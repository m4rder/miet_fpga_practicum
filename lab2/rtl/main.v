==> flow/design.v <==
`timescale 1ns / 1ps
module counter(
  input                clk_i,
  input                rstn_i,
  input                en_i,
  input                k2_i,
  output reg     [7:0] counter_o
  );
  reg [1:0] button_syncroniser;
  wire      k_event;
  assign k_event =  en_i || k2_i;
  always @( posedge clk_i or negedge rstn_i ) begin
    if ( !rstn_i )
      button_syncroniser <= 2'b0;
    else begin
      button_syncroniser[0] <= ~k_event;
      button_syncroniser[1] <=  button_syncroniser[0];
    end
  end
  assign synced_signal_o = ~button_syncroniser[1] & button_syncroniser[0];
  always @( posedge clk_i or negedge rstn_i ) begin
  if ( !rstn_i ) 
    counter_o <= 0; 
  else if ( synced_signal_o ) begin 
    counter_o <= counter_o + 1;
  end
end
  endmodule
`timescale 1ns / 1ps
module dectohex
  (
    input      [7:0]    count_i,
    output reg [6:0]    hex0_o,
    output reg [6:0]    hex1_o,
    output reg [6:0]    hex2_o
  );
always @ ( * ) begin
  case ( count_i % 10 )
    4'h0    : hex0_o = 7'b1000000;
    4'h1    : hex0_o = 7'b1111001;
    4'h2    : hex0_o = 7'b0100100;
    4'h3    : hex0_o = 7'b0110000;
    4'h4    : hex0_o = 7'b0011001;
    4'h5    : hex0_o = 7'b0010010;
    4'h6    : hex0_o = 7'b0000010;
    4'h7    : hex0_o = 7'b1111000;
    4'h8    : hex0_o = 7'b0000000;
    4'h9    : hex0_o = 7'b0010000;
    4'ha    : hex0_o = 7'b0001000;
    4'hb    : hex0_o = 7'b0000011;
    4'hc    : hex0_o = 7'b1000110;
    4'hd    : hex0_o = 7'b0100001;
    4'he    : hex0_o = 7'b0000110;
    4'hf    : hex0_o = 7'b0001110;
    default : hex0_o = 7'b1111111;
  endcase
  case ( ( count_i % 100 ) / 10 )
    4'h0    : hex1_o = 7'b1000000;
    4'h1    : hex1_o = 7'b1111001;
    4'h2    : hex1_o = 7'b0100100;
    4'h3    : hex1_o = 7'b0110000;
    4'h4    : hex1_o = 7'b0011001;
    4'h5    : hex1_o = 7'b0010010;
    4'h6    : hex1_o = 7'b0000010;
    4'h7    : hex1_o = 7'b1111000;
    4'h8    : hex1_o = 7'b0000000;
    4'h9    : hex1_o = 7'b0010000;
    4'ha    : hex1_o = 7'b0001000;
    4'hb    : hex1_o = 7'b0000011;
    4'hc    : hex1_o = 7'b1000110;
    4'hd    : hex1_o = 7'b0100001;
    4'he    : hex1_o = 7'b0000110;
    4'hf    : hex1_o = 7'b0001110;
    default : hex1_o = 7'b1111111;
  endcase
  case ( count_i  / 100 )
    4'h0    : hex2_o = 7'b1000000;
    4'h1    : hex2_o = 7'b1111001;
    4'h2    : hex2_o = 7'b0100100;
    4'h3    : hex2_o = 7'b0110000;
    4'h4    : hex2_o = 7'b0011001;
    4'h5    : hex2_o = 7'b0010010;
    4'h6    : hex2_o = 7'b0000010;
    4'h7    : hex2_o = 7'b1111000;
    4'h8    : hex2_o = 7'b0000000;
    4'h9    : hex2_o = 7'b0010000;
    4'ha    : hex2_o = 7'b0001000;
    4'hb    : hex2_o = 7'b0000011;
    4'hc    : hex2_o = 7'b1000110;
    4'hd    : hex2_o = 7'b0100001;
    4'he    : hex2_o = 7'b0000110;
    4'hf    : hex2_o = 7'b0001110;
    default : hex2_o = 7'b1111111;
  endcase
end
endmodule
`timescale 1ns / 1ps
module main(
  input            clk_50MHZ,
  input      [9:0] SW_i,
  input      [2:0] KEY_i,
  output     [6:0] HEX0_o,
  output     [6:0] HEX1_o,
  output     [6:0] HEX2_o,
  output     [9:0] LedR_o
  );
  localparam CLK_FREQ_MHZ   = 50;
  localparam CLK_SEMIPERIOD = ( 500 / CLK_FREQ_MHZ ) / 2;
  wire    [7:0] hex;
  wire    [9:0] data;
  wire          dec_count;
  wire    [6:0] h0;
  wire    [6:0] h1;
  wire    [6:0] h2;
  registr u1(
    .clk_i  ( clk_50MHZ ),
    .data_i ( SW_i      ),
    .rstn_i ( KEY_i[1]  ),
    .en_i   ( KEY_i[0]  ),
    .data_o ( data      )
  ); 
  counter u2(
    .clk_i       ( clk_50MHZ ),
    .rstn_i      ( KEY_i[1]  ),
    .en_i        ( KEY_i[0]  ),
    .k2_i        ( KEY_i[2]  ),
    .counter_o   ( hex[7:0]  )    
  );
 dectohex dec
 (
  .count_i ( hex [7:0] ),
  .hex0_o  ( h0        ),
  .hex1_o  ( h1        ),
  .hex2_o  ( h2        )
  );
  assign HEX0_o = h0;
  assign HEX1_o = h1;
  assign HEX2_o = h2;
  assign LedR_o = data;
endmodule
`timescale 1ns / 1ps
module registr(
  input        clk_i ,
  input        rstn_i ,
  input        en_i,
  input  [9:0] data_i,
  output [9:0] data_o 
  );
  reg [9:0] data;
  always@( posedge clk_i or negedge rstn_i ) begin
    if ( !rstn_i ) 
      data <= 0;
    else if ( !en_i )
      data <= data_i;
  end
  assign data_o = data;
endmodule
From RTL to reports: main
Tool output for the design above, in the order of the flow.
Line numbers count from 1 in the design file above.
Cell names lack the library's common part.
Not given: -

set-up
  top = main
  clock = clk_50MHZ
  standard-cell library = sky130hd
  timing corner = tt_025C_1v80

Word level
Source: Yosys, flattened and elaborated, memories not mapped. Widths are those after wreduce; folded enables and synchronous resets count as part of the registers. Registers that Yosys merges into a memory's read port (data or address) are not register bits. Print and check cells do not count. Equal cells are merged and count once.
Yosys's memory passes give these memory sizes; they may raise the number of words (mostly to a power of two), join words into wider ones and drop unused or constant bits.

word-level totals
  flip-flop bits (word level) = 20
  latch bits = 0
  memory bits (writable) = 0
  bits in read-only memories = 336
  word width x clocked read ports = 0
  memory cells = 3
  input port bits = 14
  output and inout port bits = 31

operators by class
  add/sub/neg operators = 1
  multipliers = 0
  divide/modulo/power cells = 4
  order comparisons = 0
  equality and inequality tests = 0
  shift-type cells = 0
  multiplexer cells = 3
  bitwise operators = 3
  reductions and logical operators = 4

memory list
  name             words  bits a word  rd ports  write ports  RTL line  source
  (no name shown)  16     7            1         0            38        case ( count_i % 10 )
  (no name shown)  16     7            1         0            57        case ( ( count_i % 100 ) / 10 )
  (no name shown)  16     7            1         0            76        case ( count_i  / 100 )

operators by type and width
  cell                                            number
  divider 8 x 7 -> 32 bit with constant B         1
  remainder unit 8 x 7 -> 32 bit with constant B  1
  divider 32 x 4 -> 32 bit with constant B        1
  remainder unit 8 x 4 -> 32 bit with constant B  1
  logical NOT 28 bit                              3
  2-to-1 mux 7 bit                                3
  adder 8 x 1 -> 8 bit with constant B            1
  inverter 1 bit                                  2
  AND 1 bit                                       1
  logical OR 1 bit                                1

Depth
Yosys ltp: most cells in a row. Word level: on the elaborated netlist, between registers, memories and ports. Mapped: between sequential cells and ports; inverters and the memories' decode and read muxes count.

logic depth
  word-level depth = 4
  ABC_AREA = 0
  gate-level depth with buffers = 22

Netlist
The flow's flattened synthesis, as Yosys stat reports it; memories are mapped. The netlist is that of the ABC_AREA named above (0 if unset); the other value can give another one.
Totals and module areas in this step are rounded.

synthesis totals
  standard cells after synthesis = 420
  chip area (Yosys) = 3230 sq um
  area of sequential cells = 500 sq um
  mapped flip-flops = 20

cells by type
  type      number
  dfrtp_1   20
  ha_1      16
  xnor2_1   17
  o21ai_0   28
  a21oi_1   26
  mux2_2    10
  nor2_1    30
  nand2_1   29
  mux2i_1   8
  nor3_1    15
  nand3_1   14
  nor2b_1   11
  or3_1     11
  nand2b_1  10
  a211oi_1  8
  clkbuf_1  15
  a221oi_4  2
  inv_1     12

Not listed: further types 60, cells in them 138.
By module: a second synthesis without flattening, with its own total; a netlist apart from the flattened one above.

second synthesis, totals
  cells (unflattened synthesis) = 405
  area total of the unflattened synthesis = 3360 sq um

Each row is one instance without its submodules.

modules
  module    times used  cells  area (sq um)  sequential area (sq um)
  dectohex  1           353    2530          0.0
  counter   1           31     418           250
  registr   1           21     412           250
  main      1           0      0.0           0.0

Worst setup path after synthesis
Path of least setup slack by OpenSTA after synthesis, without wires, with an ideal clock, recovery checks aside; 20% of the period is set as input and as output delay. Where synthesis merged equal registers, the netlist keeps one of their names.

timing path after synthesis
  kind = register -> output
  from = register u2.counter_o[6]
  to = output HEX0_o[3]
  period = 6540 ps
  output delay = 1308 ps
  arrival time = 4938 ps
  required time = 5232 ps
  slack = 294 ps
  path delay = 4938 ps
  stages = 21
  path buffers = 3
  synthesis period reached = 6246 ps

"path delay" is the arrival time less input delay plus setup time.
A path that ends at an output port has no setup time.
"stages" counts driving pins, that of a launching flip-flop among them; a cell with two outputs on the path counts twice.
"synthesis period reached" = period - worst setup slack (recovery checks aside). The figure is calculated, with input and output delays left at 20% of the set period.
The rows between start and end are the longest chain of elaborated cells between them; the timing report does not say that the signal goes this way. Where chains are equally long, one stands for them.
Each line given opens the expression or statement behind the cell; cells for indexed reads and writes are added by Yosys, which also makes memories of some case tables.
A memory read counts as a cell of the chain, while the word-level depth stops at memories.

on the way, after synthesis
  cells stage by stage = dfrtp_1 > or2_1 > buf_2 > ha_1 > and2b_2 > a21oi_2 > a21o_1 > buf_6 > a221oi_4 > o31ai_2 > a221oi_4 > xor2_4 > a311oi_2 > and2_1 > buf_6 > xnor2_1 > inv_1 > ha_1 > o32ai_1 > nand2_1 > a311o_1
  length of the longest elaborated chain = 3
  elaborated cells on any way between the ends = 4
  those cells by class = div: 1; mux: 1; reduce/logical: 1; memory: 1

RTL lines, path after synthesis
  element                         RTL line  source
  start: declaration              7         output reg     [7:0] counter_o
  start: assignment               23        counter_o <= 0;
  start: assignment               25        counter_o <= counter_o + 1;
  remainder unit 8 x 4 -> 32 bit  38        case ( count_i % 10 )
  memory (16 x 7 bit)             38
  2-to-1 mux 7 bit                38
  end: declaration                102       output     [6:0] HEX0_o,

Stored flow runs of main (2 of them; Yosys, OpenROAD, sky130hd). They differ in their settings and are not a sequence. Constraints: input delay and output delay 20% of the set period each, output load 0.01 pF.
Among the settings, n/a means not set for that run.

setting or result                   run 1  run 2
period_ns                           5.87   9.94
CORE_UTILIZATION                    68     57
PLACE_DENSITY                       0.79   0.44
CORE_ASPECT_RATIO                   1.42   0.59
CORE_MARGIN                         10     7
CELL_PAD_IN_SITES_DETAIL_PLACEMENT  2      2
TNS_END_PERCENT                     45     75
GPL_ROUTABILITY_DRIVEN              0      n/a
CAP_MARGIN                          20     20
SLEW_MARGIN                         20     20
GPL_TIMING_DRIVEN                   n/a    0
MIN_ROUTING_LAYER                   n/a    met2

Run 1: not finished: placement ended with error DPL-0033
Run 2: not finished: placement ended with error DPL-0033
